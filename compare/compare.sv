==> flow/design.v <==
module compare
  (
   input        clk,
   input [7:0]  a_in,
   input [7:0]  b_in,
   input [7:0]  c_in,
   input [7:0]  d_in,
   output [7:0] a_out,
   output [7:0] b_out,
   output [7:0] c_out,
   output [7:0] d_out
   );
  logic [7:0] 	a_reg;
  logic [7:0] 	b_reg;
  logic [7:0] 	c_reg;
  logic [7:0] 	d_reg;
  logic 	a_lt_b;
  logic 	a_lt_c;
  logic 	a_lt_d;
  logic 	b_lt_c;
  logic 	b_lt_d;
  logic 	c_lt_d;
  always_ff @(posedge clk) begin
    a_reg <= a_in;
    b_reg <= b_in;
    c_reg <= c_in;
    d_reg <= d_in;
  end
  assign a_lt_b = a_reg < b_reg;
  assign a_lt_c = a_reg < c_reg;
  assign a_lt_d = a_reg < d_reg;
  assign b_lt_c = b_reg < c_reg;
  assign b_lt_d = b_reg < d_reg;
  assign c_lt_d = c_reg < d_reg;
  always_ff @(posedge clk) begin  
    unique case ({a_lt_b, a_lt_c, a_lt_d, b_lt_c, b_lt_d, c_lt_d})
      6'b111111: begin
	a_out <= a_reg;
	b_out <= b_reg;
	c_out <= c_reg;
	d_out <= d_reg;
      end
      6'b111110: begin
	a_out <= a_reg;
	b_out <= b_reg;
	c_out <= d_reg;
	d_out <= c_reg;
      end
      6'b111011: begin
	a_out <= a_reg;
	b_out <= c_reg;
	c_out <= b_reg;
	d_out <= d_reg;
      end
      6'b111001: begin
	a_out <= a_reg;
	b_out <= c_reg;
	c_out <= d_reg;
	d_out <= b_reg;
      end
      6'b111100: begin
	a_out <= a_reg;
	b_out <= d_reg;
	c_out <= b_reg;
	d_out <= c_reg;
      end
      6'b111000: begin
	a_out <= a_reg;
	b_out <= d_reg;
	c_out <= c_reg;
	d_out <= b_reg;
      end
      6'b011111: begin
	a_out <= b_reg;
	b_out <= a_reg;
	c_out <= c_reg;
	d_out <= d_reg;
      end
      6'b011110: begin
	a_out <= b_reg;
	b_out <= a_reg;
	c_out <= d_reg;
	d_out <= c_reg;
      end
      6'b001111: begin
	a_out <= b_reg;
	b_out <= c_reg;
	c_out <= a_reg;
	d_out <= d_reg;
      end
      6'b000111: begin
	a_out <= b_reg;
	b_out <= c_reg;
	c_out <= d_reg;
	d_out <= a_reg;
      end
      6'b010110: begin
	a_out <= b_reg;
	b_out <= d_reg;
	c_out <= a_reg;
	d_out <= c_reg;
      end
      6'b000110: begin
	a_out <= b_reg;
	b_out <= d_reg;
	c_out <= c_reg;
	d_out <= a_reg;
      end
      6'b101011: begin
	a_out <= c_reg;
	b_out <= a_reg;
	c_out <= b_reg;
	d_out <= d_reg;
      end
      6'b101001: begin
	a_out <= c_reg;
	b_out <= a_reg;
	c_out <= d_reg;
	d_out <= b_reg;
      end
      6'b001011: begin
	a_out <= c_reg;
	b_out <= b_reg;
	c_out <= a_reg;
	d_out <= d_reg;
      end
      6'b000011: begin
	a_out <= c_reg;
	b_out <= b_reg;
	c_out <= d_reg;
	d_out <= a_reg;
      end
      6'b100001: begin
	a_out <= c_reg;
	b_out <= d_reg;
	c_out <= a_reg;
	d_out <= b_reg;
      end
      6'b000001: begin
	a_out <= c_reg;
	b_out <= d_reg;
	c_out <= b_reg;
	d_out <= a_reg;
      end
      6'b110100: begin
	a_out <= d_reg;
	b_out <= a_reg;
	c_out <= b_reg;
	d_out <= c_reg;
      end
      6'b110000: begin
	a_out <= d_reg;
	b_out <= a_reg;
	c_out <= c_reg;
	d_out <= b_reg;
      end
      6'b010100: begin
	a_out <= d_reg;
	b_out <= b_reg;
	c_out <= a_reg;
	d_out <= c_reg;
      end
      6'b000100: begin
	a_out <= d_reg;
	b_out <= b_reg;
	c_out <= c_reg;
	d_out <= a_reg;
      end
      6'b100000: begin
	a_out <= d_reg;
	b_out <= c_reg;
	c_out <= a_reg;
	d_out <= b_reg;
      end
      6'b000000: begin
	a_out <= d_reg;
	b_out <= c_reg;
	c_out <= b_reg;
	d_out <= a_reg;
      end
    endcase  
  end
endmodule
# From RTL to reports: compare
# The steps from the RTL of compare to its reports follow in flow order.
# Line numbers count from 1 in the design file above.
# Operators carry their Yosys type and port widths (W data, S select, Z words).
# Library cell names are shortened.
# A cell with -- has no value.
# design
design	compare
clock_port	clk
library	sky130hd
pvt_corner	tt_025C_1v80

# After elaboration
# Counts by Yosys on the flattened word-level netlist (proc, flatten, opt, wreduce; memories kept). Register bits leave out memories and registers merged into their read ports (data or address). Print and check cells are left out. Cells with the same type and inputs are merged into one.
# bits
register_bits	64
latch_bits	0
ramBits	0
rom_bits	0
clocked_rd_ports_x_width	0
n_memories	0
in_bits	33
out_inout_bits	32
elab_cells	62
# classes
addsub	0
mul	0
n_div	0
cmp	6
eq_ne	23
n_shift	0
muxes	4
n_logic	0
n_reduce_logical	21
# op_table
op	n
$pmux W8 S4	4
$reduce_or A6 Y1	16
$eq A6 B6 Y1 const B	12
$lt A8 B8 Y1	6
$eq A6 B5 Y1 const B	4
$eq A6 B3 Y1 const B	3
$reduce_bool A4 Y1	4
$eq A6 B4 Y1 const B	2
$eq A6 B1 Y1 const B	1
$eq A6 B2 Y1 const B	1
$logic_not A6 Y1	1

# Depth
# Longest topological path by Yosys (ltp), each cell counted once; first at word level (registers and memories cut), then after technology mapping (sequential cells cut; the memories' decode and read muxes count).
# logic_depth
word_depth	4
abc_area	0
mapped_depth	12
depth_no_buf	10

# Netlist
# Source: synth_stat.txt of the flow (Yosys; design flattened, memories mapped). It holds for the ABC_AREA given above (unset counts as 0); a run with the other value may have another netlist.
# Totals and module areas in this step are rounded.
# types
type	n	area_total_um2
edfxtp_1	32	960.922
dfxtp_1	32	640.614
ha_1	42	525.504
a221o_1	28	280.269
a22o_1	28	245.235
a21oi_1	20	100.096
inv_1	21	78.826
nor2_1	21	78.826
o221ai_4	3	78.826
nand2_1	19	71.318
nor4_4	3	63.811
mux2i_1	6	60.058
a311oi_4	2	52.55
o21ai_0	8	40.038
a22oi_1	5	37.536
a211o_1	4	35.034
a221oi_1	4	35.034
nand3_1	7	35.034
# Not listed: further types 36, cells in them 62.
# synth_totals
cell_count	347
synth_area_um2	4000
seqArea_um2	1600
flip_flops	64
buffers	6

# Worst setup path after synthesis
# OpenSTA on the mapped netlist: ideal clock, no wires. The path of least setup slack (recovery checks aside). Input and output delay are each 20% of the period. Register names are those of the netlist, which keeps one name where synthesis merged equal registers.
# synth_path
path_type	register to register
from	register d_reg[2]
to	register c_out[0]
period_ns	2.87
setup_time_ns	0.261
launch_ns	0.000
arrival_time_ns	2.572
required_time_ns	2.609
path_slack_ns	0.037
path_delay_ns	2.833
stages	12
path_buffers	1
synth_period_reached_ns	2.833
# "path_delay_ns" = arrival - input delay + setup time.
# "stages" counts driving pins, that of a launching flip-flop among them; a cell with two outputs on the path counts twice.
# "synth_period_reached_ns" = period - worst setup slack (recovery checks aside). The figure is calculated, with input and output delays left at 20% of the set period.
# The rows between start and end are the longest chain of elaborated cells between them; the timing report does not say that the signal goes this way. Where chains are equally long, one stands for them.
# Each line given opens the expression or statement behind the cell; cells for indexed reads and writes are added by Yosys, which also makes memories of some case tables.
# A register here has more assigning lines than the two given.
# Ways into the end's enable are left out, as the timed path ends at the data pin.
# synth_via
path_cell_list	dfxtp_1 > inv_1 > ha_1 > a211o_1 > a31oi_2 > o221a_1 > buf_4 > nor3_1 > a32o_2 > o21bai_4 > a22o_1 > a221o_1
elab_chain_cells	4
cone_cells	32
lines_between	4
classes_between	compare: 3; eq/ne: 23; mux: 1; reduce/logical: 5
# synth_rtl
item	line	source
from (decl)	16	logic [7:0] d_reg;
from (assign)	27	d_reg <= d_in;
$lt A8 B8 Y1	34	assign c_lt_d = c_reg < d_reg;
$logic_not A6 Y1	36	unique case ({a_lt_b, a_lt_c, a_lt_d, b_lt_c, b_lt_d, c_lt_d})
$reduce_or A6 Y1	--
$pmux W8 S4	36
to (assign)	40	c_out <= c_reg;
to (assign)	46	c_out <= d_reg;
to (decl)	10	output [7:0] c_out,

# Worst path after layout
# Path of least setup slack in the final report of stored run 1 (OpenROAD, finished layout, wires in). Where an end is a register, its clock arrival counts in the times.
# layout_path
path_type	register to register
from	register d_reg[7]
to	register c_out[4]
period_ns	2.89
setup_time_ns	0.25
launch_ns	0.35
arrival_time_ns	2.99
required_time_ns	2.98
path_slack_ns	-0.02
stages	12
path_buffers	1
# The rows between start and end are the longest chain of elaborated cells between them; the timing report does not say that the signal goes this way. Where chains are equally long, one stands for them.
# A register here has more assigning lines than the two given.
# Ways into the end's enable are left out, as the timed path ends at the data pin.
# layout_via
path_cell_list	dfxtp_4 > inv_8 > ha_4 > nand2_4 > or3_4 > o221ai_4 > nor3_4 > buf_6 > a32o_2 > o21bai_4 > a22o_1 > a221o_1
elab_chain_cells	4
cone_cells	32
lines_between	4
classes_between	compare: 3; eq/ne: 23; mux: 1; reduce/logical: 5
# layout_rtl
item	line	source
from (decl)	16	logic [7:0] d_reg;
from (assign)	27	d_reg <= d_in;
$lt A8 B8 Y1	34	assign c_lt_d = c_reg < d_reg;
$logic_not A6 Y1	36	unique case ({a_lt_b, a_lt_c, a_lt_d, b_lt_c, b_lt_d, c_lt_d})
$reduce_or A6 Y1	--
$pmux W8 S4	36
to (assign)	40	c_out <= c_reg;
to (assign)	46	c_out <= d_reg;
to (decl)	10	output [7:0] c_out,

# compare through Yosys and OpenROAD on sky130hd: 2 stored runs, unordered, with their settings and measured results. The constraints put input and output delay at 20% of the set period each and load the outputs with 0.01 pF.
# "period_less_ws_ns" is the run's clock period less its worst setup slack. It is reckoned from that one timing run; input and output delays stay at 20% of the period that was set.
# The results are shown rounded.
# Among the settings, n/a means not set for that run.
# Among the results, n/a means that no value is shown for the run.
stored run	period_ns	CORE_UTILIZATION	CAP_MARGIN	CORE_MARGIN	SLEW_MARGIN	PLACE_DENSITY_LB_ADDON	CORE_ASPECT_RATIO	CELL_PAD_IN_SITES_DETAIL_PLACEMENT	GPL_ROUTABILITY_DRIVEN	CTS_CLUSTER_SIZE	MAX_ROUTING_LAYER	synth_area_um2	stdcell_area_um2	period_less_ws_ns	setup_ws_ns	die_area_um2
stored run 1	2.89	43	20	2	20	n/a	n/a	n/a	n/a	n/a	n/a	4000	6300	2.905	-0.015	10000
stored run 2	1.74	44	20	2	20	0.11	1.32	1	1	76	met4	n/a	n/a	n/a	n/a	n/a
# Stored run 2: incomplete, clock tree synthesis halted on DPL-0033
